==> flow/design.v <==
module SDES(input [7:0] nonce, input [9:0] key,output [7:0] rn);
  reg [8:0]nonceinv, IP,EP_1,key_1,key_2,epxork_1,EP_2,epxork_2,IP_inv,finalsum;
  reg [9:0] keyinv;
  reg [3:0] nonce_r, nonce_l, aftersbox_1,aftersbox_2, P4,round2inp,P4_2,noncerxorp4;
  reg [1:0] s0_1,s1_1,s0_2,s1_2;
  always @ (*) begin
    keyinv = ~key;
    key_1 = {keyinv[9],keyinv[3],keyinv[1],keyinv[6],keyinv[2],keyinv[7],keyinv[0],keyinv[4]};
    key_2 = {keyinv[2],keyinv[7],keyinv[4],keyinv[5],keyinv[0],keyinv[8],keyinv[1],keyinv[9]};
    nonceinv = ~nonce;
    IP = {nonceinv[6], nonceinv[2], nonceinv[5], nonceinv[7],nonceinv[4], nonceinv[0], nonceinv[3], nonceinv[1]};
    nonce_r = IP[3:0];
    nonce_l = IP[7:4];
    EP_1 =  {nonce_r[0], nonce_r[3], nonce_r[2], nonce_r[1], nonce_r[2], nonce_r[1], nonce_r[0], nonce_r[3]};
    epxork_1 = key_1 ^ EP_1;
    case (epxork_1[7:4])     
      4'b0000	:  s0_1 = 2'b01;
      4'b0001	:  s0_1 = 2'b11;
      4'b0010	:  s0_1 = 2'b00;
      4'b0011	:  s0_1 = 2'b10;
      4'b0100	:  s0_1 = 2'b11;
      4'b0101	:  s0_1 = 2'b01;
      4'b0110	:  s0_1 = 2'b10;
      4'b0111	:  s0_1 = 2'b00;
      4'b1000	:  s0_1 = 2'b00;
      4'b1001	:  s0_1 = 2'b11;
      4'b1010	:  s0_1 = 2'b10;
      4'b1011	:  s0_1 = 2'b01;
      4'b1100	:  s0_1 = 2'b01;
      4'b1101	:  s0_1 = 2'b11;
      4'b1110	:  s0_1 = 2'b11;
      4'b1111	:  s0_1 = 2'b10;
     endcase 
     case (epxork_1[3:0])
      4'b0000 : s1_1 = 2'b00;
      4'b0001 : s1_1 = 2'b10;
      4'b0010 : s1_1 = 2'b01;
      4'b0011 : s1_1 = 2'b00;
      4'b0100 : s1_1 = 2'b10;
      4'b0101 : s1_1 = 2'b01;
      4'b0110 : s1_1 = 2'b11;
      4'b0111 : s1_1 = 2'b11;
      4'b1000 : s1_1 = 2'b11;
      4'b1001 : s1_1 = 2'b10;
      4'b1010 : s1_1 = 2'b00;
      4'b1011 : s1_1 = 2'b01;
      4'b1100 : s1_1 = 2'b01;
      4'b1101 : s1_1 = 2'b00;
      4'b1110 : s1_1 = 2'b00;
      4'b1111 : s1_1 = 2'b11;
		endcase 
    aftersbox_1 = {s0_1,s1_1};
    P4 = {aftersbox_1[2],
          aftersbox_1[0],
          aftersbox_1[1],
          aftersbox_1[3]}; 
    round2inp = nonce_l ^ P4;
    EP_2 =  {round2inp[0],
             round2inp[3],
             round2inp[2],
             round2inp[1],
             round2inp[2],
             round2inp[1],
             round2inp[0],
             round2inp[3]};
    epxork_2 = EP_2 ^ key_2;
    case (epxork_2[7:4])     
      4'b0000	:  s0_2 = 2'b01;
      4'b0001	:  s0_2 = 2'b11;
      4'b0010	:  s0_2 = 2'b00;
      4'b0011	:  s0_2 = 2'b10;
      4'b0100	:  s0_2 = 2'b11;
      4'b0101	:  s0_2 = 2'b01;
      4'b0110	:  s0_2 = 2'b10;
      4'b0111	:  s0_2 = 2'b00;
      4'b1000	:  s0_2 = 2'b00;
      4'b1001	:  s0_2 = 2'b11;
      4'b1010	:  s0_2 = 2'b10;
      4'b1011	:  s0_2 = 2'b01;
      4'b1100	:  s0_2 = 2'b01;
      4'b1101	:  s0_2 = 2'b11;
      4'b1110	:  s0_2 = 2'b11;
      4'b1111	:  s0_2 = 2'b10;
     endcase 
    case (epxork_2[3:0])
      4'b0000 : s1_2 = 2'b00;
      4'b0001 : s1_2 = 2'b10;
      4'b0010 : s1_2 = 2'b01;
      4'b0011 : s1_2 = 2'b00;
      4'b0100 : s1_2 = 2'b10;
      4'b0101 : s1_2 = 2'b01;
      4'b0110 : s1_2 = 2'b11;
      4'b0111 : s1_2 = 2'b11;
      4'b1000 : s1_2 = 2'b11;
      4'b1001 : s1_2 = 2'b10;
      4'b1010 : s1_2 = 2'b00;
      4'b1011 : s1_2 = 2'b01;
      4'b1100 : s1_2 = 2'b01;
      4'b1101 : s1_2 = 2'b00;
      4'b1110 : s1_2 = 2'b00;
      4'b1111 : s1_2 = 2'b11;
		endcase 
    aftersbox_2 = {s0_2,s1_2};
    P4_2 = {aftersbox_2[2],
            aftersbox_2[0],
            aftersbox_2[1],
            aftersbox_2[3]}; 
    noncerxorp4 = nonce_r ^ P4_2;
    finalsum = {noncerxorp4,round2inp} ;
    IP_inv ={finalsum[4],
             finalsum[7],
             finalsum[5],
             finalsum[3],
             finalsum[1],
             finalsum[6],
             finalsum[0],
             finalsum[2]};
  end
  assign    rn = ~IP_inv;
endmodule 
module circuit(
  input clk,
  input rst,
  input [7:0] nonce,
  input [7:0] plaintext,
  input [9:0] key,
  output reg [7:0] ciphertext
);
  reg [7:0] nonce_reg, plaintext_reg, plaintext_reg_delayed, sdes_output_reg;
  wire [7:0] sdes_output_wire;
  SDES sdes_inst(nonce_reg, key, sdes_output_wire);
  assign ciphertext = sdes_output_reg ^ plaintext_reg_delayed;
  always @(posedge clk, posedge rst) begin
    if (rst) begin
      nonce_reg <= 8'b0;
      plaintext_reg <= 8'b0;
      plaintext_reg_delayed <= 8'b0;
      sdes_output_reg <= 8'b0;
    end else begin
      plaintext_reg <= plaintext;
      plaintext_reg_delayed <= plaintext_reg;
      sdes_output_reg <= sdes_output_wire;
      if (|sdes_output_reg == 1'b1) begin
        nonce_reg <= sdes_output_reg;
      end else begin
        nonce_reg <= nonce;
      end
    end
  end
endmodule
* Step by step through the tools: circuit
Tool output for the design above, in the order of the flow. Lines are those of the file above, counted from 1. Operators: Yosys type, input widths -> output width; for muxes data width and select width s. Cell names lack the library's common part. The mark - stands for no value.
Inputs: design top circuit, clock input clk, library sky130hd, corner tt_025C_1v80

* Word-level counts
Counts by Yosys on the flattened word-level netlist (proc, flatten, opt, wreduce; memories kept). Register bits leave out memories and registers merged into their read ports (data or address); mux counts leave out enables and synchronous resets folded into registers. Print and check cells are left out. Cells with the same type and inputs are merged into one. Yosys's memory passes give these memory sizes; they may raise the number of words (mostly to a power of two), join words into wider ones and drop unused or constant bits.
Cells by class: mux-type cells 1, bitwise logic cells 8, reduce/logical cells 1
Operators with widths (number):
- $xor 8x8->8 | 3
- $not 8->8 | 2
- $not 10->10 | 1
- $xor 4x4->4 | 2
- $reduce_or 8->1 | 1
- $mux 8 | 1
Storage and ports: register bits after elaboration 32, memory bits (read-only) 128, memory cells 4, cells after elaboration 18
Memories:
- (no name shown) | depth 16, width 2, rd ports 1, write ports 0, RTL line 16 | case (epxork_1[7:4])
- (no name shown) | depth 16, width 2, rd ports 1, write ports 0, RTL line 34 | case (epxork_1[3:0])
- (no name shown) | depth 16, width 2, rd ports 1, write ports 0, RTL line 67 | case (epxork_2[7:4])
- (no name shown) | depth 16, width 2, rd ports 1, write ports 0, RTL line 85 | case (epxork_2[3:0])

* Longest topological paths
Depth = most cells in a row (Yosys ltp): at word level without a register or memory, in the mapped netlist without a sequential cell, where the memories' decode and read muxes count.
Logic depth: word-level depth 3, ABC_AREA 0, depth in mapped cells 14, depth with buffers taken out 14

* Mapped cells and area
The flow's flattened synthesis, as Yosys stat reports it; memories are mapped. The netlist is that of the ABC_AREA named above (0 if unset); the other value can give another one.
Cell types (number):
- dfrtp_1 | 32
- xor2_1 | 16
- xnor3_1 | 5
- ha_1 | 8
- mux2i_1 | 10
- xnor2_1 | 10
- a21o_1 | 8
- inv_1 | 10
- xnor2_2 | 2
- xor3_2 | 1
- buf_6 | 2
- nor2_1 | 6
- o21ai_0 | 4
- nor2b_1 | 3
- a21oi_2 | 2
- xor2_2 | 1
- mux2_4 | 1
- or4_1 | 2
Not listed: further types 19, cells in them 21.
Mapped netlist: mapped cells 144, mapped area 1800.5 um^2, sequential part of the area 800.8 um^2, flip-flops 32, buffers 3
By module: a second synthesis without flattening, with its own total; a netlist apart from the flattened one above.
Unflattened totals: cells (unflattened synthesis) 154, area (unflattened synthesis) 1920.6 um^2
Rows give one instance, submodules left out.
By module:
- circuit | times used 1, cells 63, area 1042.2 um^2, seq. area 800.8 um^2
- SDES | times used 1, cells 91, area 878.3 um^2, seq. area 0.0 um^2

* Worst setup path after synthesis
Path of least setup slack by OpenSTA after synthesis, without wires, with an ideal clock, recovery checks aside; 20% of the period is set as input and as output delay. Where synthesis merged equal registers, the netlist keeps one of their names.
Timing path after synthesis: path kind input to register, start input port key[6], end register sdes_output_reg[5], period 3620 ps, library setup time 126 ps, launch time at the first pin 724 ps, arrival time 2712 ps, data required time 3494 ps, slack 782 ps, path delay 2114 ps, stages 13, buffers on the path 0, period reached after synthesis 2838 ps
"path delay" is the arrival time less input delay plus setup time. "stages": output pins that drive a net of the path, with the launching flip-flop's if there is one; two outputs of one cell count as two. "period reached after synthesis" = period - worst setup slack (recovery checks aside). The figure is calculated, with input and output delays left at 20% of the set period. The rows between start and end are the longest chain of elaborated cells between them; the timing report does not say that the signal goes this way. Where chains are equally long, one stands for them. Each line given opens the expression or statement behind the cell; cells for indexed reads and writes are added by Yosys, which also makes memories of some case tables. The chain passes a memory read, where the word-level depth is cut; so it can be longer than that depth.
On the way, after synthesis: cell sequence xnor2_2 > inv_1 > ha_1 > and3b_1 > o21ai_0 > o211ai_1 > xor2_1 > ha_1 > a311oi_1 > o32ai_1 > a21oi_1 > a22oi_2 > xnor2_1, length of the longest elaborated chain 8, elaborated cells between the ends (all ways) 8, RTL lines with such cells 8, those cells by class 6 x logic; 2 x memory
RTL lines, path after synthesis:
- start: declaration | RTL line 126 | input [9:0] key,
- $not 10->10 | RTL line 7 | keyinv = ~key;
- $xor 8x8->8 | RTL line 15 | epxork_1 = key_1 ^ EP_1;
- $mem_v2 16x2 | RTL line 16 | case (epxork_1[7:4])
- $xor 4x4->4 | RTL line 57 | round2inp = nonce_l ^ P4;
- $xor 8x8->8 | RTL line 66 | epxork_2 = EP_2 ^ key_2;
- $mem_v2 16x2 | RTL line 85 | case (epxork_2[3:0])
- $xor 4x4->4 | RTL line 108 | noncerxorp4 = nonce_r ^ P4_2;
- $not 8->8 | RTL line 119 | assign    rn = ~IP_inv;
- end: assignment | RTL line 138 | sdes_output_reg <= 8'b0;
- end: assignment | RTL line 142 | sdes_output_reg <= sdes_output_wire;
- end: declaration | RTL line 129 | reg [7:0] nonce_reg, plaintext_reg, plaintext_reg_delayed, sdes_output_reg;

* Worst path after layout
Path of least setup slack in the final report of flow run A (OpenROAD, finished layout, wires in). Where an end is a register, its clock arrival counts in the times. The path's times are printed in steps of 10 ps; the period is the one set.
Timing path post-layout: path kind input to register, start input port key[6], end register sdes_output_reg[5], period 5000 ps, library setup time 90 ps, launch time at the first pin 1000 ps, arrival time 4060 ps, data required time 5180 ps, slack 1130 ps, stages 14, buffers on the path 1
The rows between start and end are the longest chain of elaborated cells between them; the timing report does not say that the signal goes this way. Where chains are equally long, one stands for them. The chain passes a memory read, where the word-level depth is cut; so it can be longer than that depth.
On the way, post-layout: cell sequence clkdlybuf4s50_1 > xnor2_2 > inv_1 > ha_1 > nor3b_1 > o21ai_0 > o211ai_1 > xor2_1 > ha_1 > o21ai_0 > o221ai_1 > a21oi_1 > a22oi_2 > xnor2_1, length of the longest elaborated chain 8, elaborated cells between the ends (all ways) 8, RTL lines with such cells 8, those cells by class 6 x logic; 2 x memory
RTL lines, path post-layout:
- start: declaration | RTL line 126 | input [9:0] key,
- $not 10->10 | RTL line 7 | keyinv = ~key;
- $xor 8x8->8 | RTL line 15 | epxork_1 = key_1 ^ EP_1;
- $mem_v2 16x2 | RTL line 16 | case (epxork_1[7:4])
- $xor 4x4->4 | RTL line 57 | round2inp = nonce_l ^ P4;
- $xor 8x8->8 | RTL line 66 | epxork_2 = EP_2 ^ key_2;
- $mem_v2 16x2 | RTL line 85 | case (epxork_2[3:0])
- $xor 4x4->4 | RTL line 108 | noncerxorp4 = nonce_r ^ P4_2;
- $not 8->8 | RTL line 119 | assign    rn = ~IP_inv;
- end: assignment | RTL line 138 | sdes_output_reg <= 8'b0;
- end: assignment | RTL line 142 | sdes_output_reg <= sdes_output_wire;
- end: declaration | RTL line 129 | reg [7:0] nonce_reg, plaintext_reg, plaintext_reg_delayed, sdes_output_reg;

Settings and measured results of 2 stored flow runs for module circuit (sky130hd), not sorted in any way. The constraints put input and output delay at 20% of the set period each and load the outputs with 0.01 pF.
"reached clock period" means the clock period less the worst setup slack. The figure is calculated, with input and output delays left at 20% of the set period.
"time used up by the worst setup path" is the time allowed to the run's worst setup path (the clock period less input and output delay, where it has them) less its slack. Clock arrival times count: a late capture clock shortens it, a late launch clock lengthens it.
"time used up by the worst setup path" is given in steps of 10 ps.

[flow run A] flow files
==> flow/run.sh <==
#!/bin/bash
# the make line also repeats the synthesis and layout settings of config.mk as NAME=value (left out here)
make -C /OpenROAD-flow-scripts/flow DESIGN_CONFIG=/design/flow/config.mk WORK_HOME=/design/flow/orfs CLKGATE_MAP_FILE= finish
==> flow/config.mk <==
export PLATFORM = sky130hd
export DESIGN_NAME = circuit
export DESIGN_NICKNAME = circuit
export VERILOG_FILES = /design/flow/design.v
export SDC_FILE = /design/flow/constraint.sdc
export NUM_CORES = 4
export LEC_CHECK = 0
export CAP_MARGIN = 20
export CELL_PAD_IN_SITES_DETAIL_PLACEMENT = 1
export CORE_ASPECT_RATIO = 1.25
export CORE_MARGIN = 2
export CORE_UTILIZATION = 39
export CTS_CLUSTER_DIAMETER = 360
export GPL_TIMING_DRIVEN = 0
export MIN_ROUTING_LAYER = met2
export PLACE_DENSITY_LB_ADDON = 0.3
export SLEW_MARGIN = 20
==> flow/constraint.sdc <==
create_clock -name core_clock -period 5.0 [get_ports {clk}]
set_input_delay 1.0000 -clock core_clock [delete_from_list [all_inputs] [get_ports {clk}]]
set_output_delay 1.0000 -clock core_clock [all_outputs]
set_load 0.01 [all_outputs]

[flow run A] result: reached clock period 3872 ps; standard-cell area after layout 2337.2 um^2; worst slack on setup checks 1128 ps; time used up by the worst setup path 2870 ps; worst setup path kind input to register; die outline area 5179.3 um^2; chip area after synthesis (Yosys) 1800.5 um^2; final setup TNS 0 ps

[flow run B] flow files
==> flow/run.sh <==
#!/bin/bash
# the make line also repeats the synthesis and layout settings of config.mk as NAME=value (left out here)
make -C /OpenROAD-flow-scripts/flow DESIGN_CONFIG=/design/flow/config.mk WORK_HOME=/design/flow/orfs CLKGATE_MAP_FILE= finish
==> flow/config.mk <==
export PLATFORM = sky130hd
export DESIGN_NAME = circuit
export DESIGN_NICKNAME = circuit
export VERILOG_FILES = /design/flow/design.v
export SDC_FILE = /design/flow/constraint.sdc
export NUM_CORES = 4
export LEC_CHECK = 0
export CAP_MARGIN = 20
export CORE_MARGIN = 2
export CORE_UTILIZATION = 40
export SLEW_MARGIN = 20
==> flow/constraint.sdc <==
create_clock -name core_clock -period 5.27 [get_ports {clk}]
set_input_delay 1.0540 -clock core_clock [delete_from_list [all_inputs] [get_ports {clk}]]
set_output_delay 1.0540 -clock core_clock [all_outputs]
set_load 0.01 [all_outputs]

[flow run B] result: reached clock period 3752 ps; standard-cell area after layout 2270.9 um^2; worst slack on setup checks 1518 ps; time used up by the worst setup path 2700 ps; worst setup path kind input to register; die outline area 5053.8 um^2; chip area after synthesis (Yosys) 1800.5 um^2; final setup TNS 0 ps
